==> flow/design.v <==
module RF(clk, rea, reb, raa, rab, we, wa, din, douta, doutb);
input [2:0] din;
input [1:0] raa, rab, wa;
input clk, rea, reb, we;
output [2:0] douta, doutb;
reg [2:0] RF [3:0];
assign douta = (rea) ? RF[raa] : 0;
assign doutb = (reb) ? RF[rab] : 0;
always@(posedge clk)
	begin
		if (we)
			RF[wa] = din;
		else
			RF[wa] = RF[wa];
	end
endmodule
Reports on RF
The steps from the RTL of RF to its reports follow in flow order.
Lines are those of the file above, counted from 1.
Operators: Yosys type, input widths -> output width; for muxes data width and select width s.
Not given: n/a
- top: RF
- clock input: clk
- standard-cell library: sky130hd
- corner: tt_025C_1v80

Word level
Source: Yosys, flattened and elaborated. Widths are those after wreduce. Registers that Yosys merges into a memory's read port (data or address) are not register bits. Print and check cells do not count. Equal cells are merged and count once.
- bits in registers at 12
- input port bits: 13
- output and inout bits at 6
- elaborated cells at 37
- noted equality and inequality tests: 9
- multiplexer cells at 17
- reductions and logical operators: 7
- operators by type and width (kind ; number):
    $mux 3 ; 14
    $pmux 3 s4 ; 2
    $eq 2x2->1 const B ; 6
    $reduce_or 3->1 ; 4
    $pmux 3 s3 ; 1
    $eq 2x1->1 const B ; 3
    $logic_not 2->1 ; 3

Depth
Longest topological path by Yosys (ltp), each cell counted once; first at word level (registers and memories cut), then after technology mapping (sequential cells cut; the memories' decode and read muxes count).
- word-level depth: 4
- noted ABC_AREA: 0
- noted gate-level depth with buffers: 4

Mapped cells and area
Source: synth_stat.txt of the flow (Yosys; design flattened, memories mapped). It holds for the ABC_AREA given above (unset counts as 0); a run with the other value may have another netlist.
The area totals of this step are shown rounded.
- cells by type (cell ; number):
    sky130_fd_sc_hd__edfxtp_1 ; 12
    sky130_fd_sc_hd__mux4_1 ; 6
    sky130_fd_sc_hd__and2_1 ; 7
    sky130_fd_sc_hd__mux2_2 ; 3
    sky130_fd_sc_hd__mux2i_1 ; 3
    sky130_fd_sc_hd__o22ai_1 ; 3
    sky130_fd_sc_hd__a21oi_1 ; 3
    sky130_fd_sc_hd__nor2b_1 ; 2
    sky130_fd_sc_hd__nor2_1 ; 2
    sky130_fd_sc_hd__nand2b_1 ; 1
    sky130_fd_sc_hd__buf_2 ; 1
    sky130_fd_sc_hd__inv_1 ; 1
- standard cells after synthesis at 44
- cell area after synthesis: 690 sq um
- flip-flops at 12
- noted buffer cells: 1

Worst setup path after synthesis
Path of least setup slack by OpenSTA after synthesis, without wires, with an ideal clock, recovery checks aside; 20% of the period is set as input and as output delay. Where synthesis merged equal registers, the netlist keeps one of their names.
- path kind: register to output
- from: register RF[1][0]
- to: output port douta[0]
- period: 1.47 ns
- time at the first pin at 0.000 ns
- noted arrival: 1.040 ns
- data required time: 1.176 ns
- noted setup slack: 0.136 ns
- noted delay of the path: 1.040 ns
- stages at 3
- buffers on the path at 0
- noted synthesis period reached: 1.334 ns
"delay of the path" is the arrival time less input delay plus setup time.
At an output port there is no setup time.
"stages" counts driving pins, that of a launching flip-flop among them; a cell with two outputs on the path counts twice.
"synthesis period reached" = period - worst setup slack (recovery checks aside). The figure is calculated, with input and output delays left at 20% of the set period.
The rows between start and end are the longest chain of elaborated cells between them; the timing report does not say that the signal goes this way. Where chains are equally long, one stands for them.
Each line given opens the expression or statement behind the cell; cells for indexed reads and writes are added by Yosys, which also makes memories of some case tables.
- cell sequence: sky130_fd_sc_hd__edfxtp_1 > sky130_fd_sc_hd__mux4_1 > sky130_fd_sc_hd__and2_1
- cells in the longest elaborated chain at 2
- RTL lines, path post-synthesis (what ; RTL line ; RTL):
    start, declared ; 6 ; reg [2:0] RF [3:0];
    start, assigned ; 12 ; RF[wa] = din;
    start, assigned ; 14 ; RF[wa] = RF[wa];
    $pmux 3 s4 ; 7 ; assign douta = (rea) ? RF[raa] : 0;
    $mux 3 ; 7 ;
    end, declared ; 5 ; output [2:0] douta, doutb;

Timing after layout
From the final timing report of run 1: the path of least setup slack in the routed layout; clock arrival at registers is part of the times.
- path kind: register to output
- from: register RF[3][2]
- to: output port douta[2]
- period: 1.23 ns
- time at the first pin at 0.26 ns
- noted arrival: 1.41 ns
- data required time: 0.98 ns
- noted setup slack: -0.43 ns
- stages at 4
- buffers on the path at 1
The rows between start and end are the longest chain of elaborated cells between them; the timing report does not say that the signal goes this way. Where chains are equally long, one stands for them.
- cell sequence: sky130_fd_sc_hd__edfxtp_1 > sky130_fd_sc_hd__mux4_2 > sky130_fd_sc_hd__and2_4 > sky130_fd_sc_hd__buf_6
- cells in the longest elaborated chain at 2
- RTL lines, path post-layout (what ; RTL line ; RTL):
    start, declared ; 6 ; reg [2:0] RF [3:0];
    start, assigned ; 12 ; RF[wa] = din;
    start, assigned ; 14 ; RF[wa] = RF[wa];
    $pmux 3 s4 ; 7 ; assign douta = (rea) ? RF[raa] : 0;
    $mux 3 ; 7 ;
    end, declared ; 5 ; output [2:0] douta, doutb;

FLOW RESULTS
============

Measured data: module RF, platform sky130hd, 2 stored runs of the flow under differing settings, order arbitrary. Input and output delays are each 20% of the period that was set; the output load is 0.01 pF.
"reached clock period": clock period set for the run, less the worst setup slack. It is reckoned from that one timing run; input and output delays stay at 20% of the period that was set.
"time of the worst setup path" is the time allowed to the run's worst setup path (the clock period less input and output delay, where it has them) less its slack. Clock arrival times count: a late capture clock shortens it, a late launch clock lengthens it.
Values from the reports are rounded here.

Run 1

==> flow/run.sh <==
#!/bin/bash
# the make line also repeats the synthesis and layout settings of config.mk as NAME=value (left out here)
make -C /OpenROAD-flow-scripts/flow DESIGN_CONFIG=/design/flow/config.mk WORK_HOME=/design/flow/orfs CLKGATE_MAP_FILE= finish
==> flow/config.mk <==
export PLATFORM = sky130hd
export DESIGN_NAME = RF
export DESIGN_NICKNAME = RF
export VERILOG_FILES = /design/flow/design.v
export SDC_FILE = /design/flow/constraint.sdc
export NUM_CORES = 4
export LEC_CHECK = 0
export CAP_MARGIN = 30
export CELL_PAD_IN_SITES_DETAIL_PLACEMENT = 0
export CORE_MARGIN = 9
export CORE_UTILIZATION = 45
export CTS_CLUSTER_DIAMETER = 72
export GPL_ROUTABILITY_DRIVEN = 0
export GPL_TIMING_DRIVEN = 1
export SETUP_SLACK_MARGIN = -0.0
export SLEW_MARGIN = 20
export TNS_END_PERCENT = 100
==> flow/constraint.sdc <==
create_clock -name core_clock -period 1.23 [get_ports {clk}]
set_input_delay 0.2460 -clock core_clock [delete_from_list [all_inputs] [get_ports {clk}]]
set_output_delay 0.2460 -clock core_clock [all_outputs]
set_load 0.01 [all_outputs]

Measured in run 1:
- chip area after synthesis (Yosys): 690 sq um
- area inside the die boundary: 3300 sq um
- standard-cell area of the final layout: 970 sq um
- utilization in the final report at 71 %
- setup slack of the worst path at -0.43 ns
- summed negative setup slack at -2.5 ns
- worst hold slack in the final report: 0.49 ns
- noted the reached clock period: 1.655 ns
- noted the time of the worst setup path: 1.41 ns
- kind of the worst setup path: register to output

Run 2

==> flow/run.sh <==
#!/bin/bash
# the make line also repeats the synthesis and layout settings of config.mk as NAME=value (left out here)
make -C /OpenROAD-flow-scripts/flow DESIGN_CONFIG=/design/flow/config.mk WORK_HOME=/design/flow/orfs CLKGATE_MAP_FILE= finish
==> flow/config.mk <==
export PLATFORM = sky130hd
export DESIGN_NAME = RF
export DESIGN_NICKNAME = RF
export VERILOG_FILES = /design/flow/design.v
export SDC_FILE = /design/flow/constraint.sdc
export NUM_CORES = 4
export LEC_CHECK = 0
export CAP_MARGIN = 20
export CORE_MARGIN = 2
export CORE_UTILIZATION = 17
export SLEW_MARGIN = 20
==> flow/constraint.sdc <==
create_clock -name core_clock -period 1.59 [get_ports {clk}]
set_input_delay 0.3180 -clock core_clock [delete_from_list [all_inputs] [get_ports {clk}]]
set_output_delay 0.3180 -clock core_clock [all_outputs]
set_load 0.01 [all_outputs]

Measured in run 2:
- chip area after synthesis (Yosys): 690 sq um
- area inside the die boundary: 4600 sq um
- standard-cell area of the final layout: 1000 sq um
- utilization in the final report at 25 %
- setup slack of the worst path at -0.20 ns
- summed negative setup slack at -0.75 ns
- worst hold slack in the final report: 0.88 ns
- noted the reached clock period: 1.794 ns
- noted the time of the worst setup path: 1.48 ns
- kind of the worst setup path: register to output
